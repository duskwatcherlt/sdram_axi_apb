==> flow/design.v <==
`timescale 1ns/1ps
module APB_Slave
(
  input                         PCLK,
  input                         PRESETn,
  input        [4-1:0] PADDR,
  input                         PWRITE,
  input                         PSEL,
  input                         PENABLE,
  input        [32-1:0] PWDATA,
  output reg   [32-1:0] PRDATA,
  output reg                    PREADY
);
reg [32-1:0] RAM[0:2**4 -1];
integer i;
reg [1:0] State;
always @(negedge PRESETn or negedge PCLK) begin
    if (!PRESETn) begin
        State <= 2'b00;
        PREADY <=0;
    end
    else begin
        case(State) 
        2'b00 : begin
         PREADY <= 0;
         PRDATA <= 0;
            if (PSEL&&!PENABLE)begin
                State <= 2'b01;
            end
            else begin
                State <= 2'b00;
            end
        end
        2'b01 : begin
         PREADY <= 0;
            if (PSEL&&!PENABLE) begin
                State <= 2'b10;        
            end 
            else begin 
                State <= 2'b00; 
            end
        end
        2'b10 : begin
            if(PWRITE&&PENABLE) begin
                PREADY <= 1;
                RAM[PADDR] <= PWDATA;
                State <= 2'b01;
            end
            else if(!PWRITE&&PENABLE) begin
                PREADY <=1;
                PRDATA <= RAM[PADDR];
                State <= 2'b01;
            end        
            else begin
                State <= 2'b00;
            end
        end
        endcase
    end
end
endmodule
[Tool chain data of APB_Slave]
What the tools print for APB_Slave, step after step.
Lines are those of the file above, counted from 1.
Operators: Yosys type, input widths -> output width; for muxes data width and select width s.
Cell names lack the library's common part.
The mark -- stands for no value.
Set-up
  top module: APB_Slave
  clock port: PCLK
  cell library: sky130hd
  timing corner: tt_025C_1v80

[Word-level counts]
Counts by Yosys on the flattened word-level netlist (proc, flatten, opt, wreduce). Print and check cells are left out. Cells with the same type and inputs are merged into one.
Cells by class
  add/subtract/negate cells: 0
  multiply operators: 0
  div/mod/pow operators: 0
  magnitude comparators: 0
  equality and inequality tests: 20
  shift operators: 0
  muxes and demuxes: 12
  bitwise gates (word level): 0
  reductions and logical operators: 29
Operators with widths (count)
  $pmux 32 s16: 1
  $reduce_and 4->1: 17
  $pmux 32 s2: 1
  $mux 32: 2
  $eq 4x4->1 const B: 8
  $eq 4x3->1 const B: 4
  $eq 4x2->1 const B: 2
  $pmux 2 s3: 1
  $mux 1: 5
  $ne 2x2->1 const B: 2
  $reduce_bool 2->1: 2
  $eq 4x1->1 const B: 1
  $logic_not 4->1: 1
  $logic_and 1x1->1: 3
  $ne 3x3->1 const B: 1
  $reduce_bool 3->1: 1
  $logic_not 1->1: 2
  $eq 2x1->1 const B: 1
  $eq 2x2->1 const B: 1
  $logic_not 2->1: 1
  $reduce_and 2->1: 1
  $reduce_or 2->1: 1
  $pmux 1 s2: 1
  $mux 2: 1
Word-level totals
  register bits: 547
  bits in latches: 0
  bits in writable memories: 0
  ROM bits: 0
  word width x clocked read ports: 0
  memory cells: 0
  input port bits: 41
  output and inout bits: 33
  word-level cells: 80

[Logic depth]
Depth = most cells in a row (Yosys ltp): at word level without a register or memory, in the mapped netlist without a sequential cell, where the memories' decode and read muxes count.
Logic depth
  depth in word-level cells: 5
  ABC_AREA: 0
  gate-level depth with buffers: 7
  mapped depth without buffers: 4

[After synthesis]
Yosys stat after the flow's synthesis: flattened, memories mapped to cells. It holds for the ABC_AREA given above (unset counts as 0); a run with the other value may have another netlist.
Synthesis totals
  mapped cells: 1141
  cell area after synthesis: 21050.2 µm²
  sequential area: 16437.0 µm²
  flip-flop cells: 548
  buffers: 83
Cell types
  edfxtp_1: count 544, area in all 1.63E+04 µm²
  a22o_1: count 117, area in all 1.02E+03 µm²
  mux4_2: count 26, area in all 585.562 µm²
  mux2i_1: count 37, area in all 370.355 µm²
  a222oi_1: count 26, area in all 260.25 µm²
  o22ai_2: count 20, area in all 250.24 µm²
  a31oi_1: count 32, area in all 200.192 µm²
  nor2b_1: count 32, area in all 200.192 µm²
  o21ai_0: count 37, area in all 185.178 µm²
  buf_2: count 34, area in all 170.163 µm²
  nand2_1: count 43, area in all 161.405 µm²
  a21oi_1: count 32, area in all 160.154 µm²
  buf_6: count 13, area in all 146.39 µm²
  nand3b_1: count 14, area in all 105.101 µm²
  clkbuf_1: count 24, area in all 90.086 µm²
  dfrtn_1: count 3, area in all 75.072 µm²
  nor2_1: count 19, area in all 71.318 µm²
  a32oi_1: count 8, area in all 70.067 µm²
Other cell types: 33; their cells: 80.

Data sheet: physical implementation of APB_Slave

Module APB_Slave, platform sky130hd: 2 stored runs of the flow (Yosys, OpenROAD) with differing settings, in no particular order. Input and output delays are each 20% of the period that was set; the output load is 0.01 pF.
"total power after layout" is the tool's figure for a default switching activity; nothing was simulated.

==> flow run 1: settings <==
{ "period_ns": 13.0, "CORE_UTILIZATION": 25, "CAP_MARGIN": 20, "CORE_MARGIN": 2, "SLEW_MARGIN": 20 }
==> flow run 1: results <==
worst hold slack: 0.442 ns
standard-cell area after routing: 27246.1 µm²
total power after layout: 0.004507 W
area inside the die boundary: 86538.9 µm²
setup slack of the critical path: 1.527 ns
Yosys chip area after synthesis: 21050.2 µm²
total negative slack: 0.000 ns

==> flow run 2: settings <==
{ "period_ns": 11.1, "CORE_UTILIZATION": 25, "PLACE_DENSITY_LB_ADDON": 0.1, "CORE_MARGIN": 6, "ABC_AREA": 0, "GPL_TIMING_DRIVEN": 1, "CTS_CLUSTER_DIAMETER": 213, "CAP_MARGIN": 20, "MAX_ROUTING_LAYER": "met5", "SLEW_MARGIN": 20 }
==> flow run 2: results <==
setup slack of the critical path: 1.491 ns
worst hold slack: 0.439 ns
total negative slack: 0.000 ns
standard-cell area after routing: 27692.8 µm²
total power after layout: 0.005576 W
Yosys chip area after synthesis: 21050.2 µm²
area inside the die boundary: 91309.7 µm²
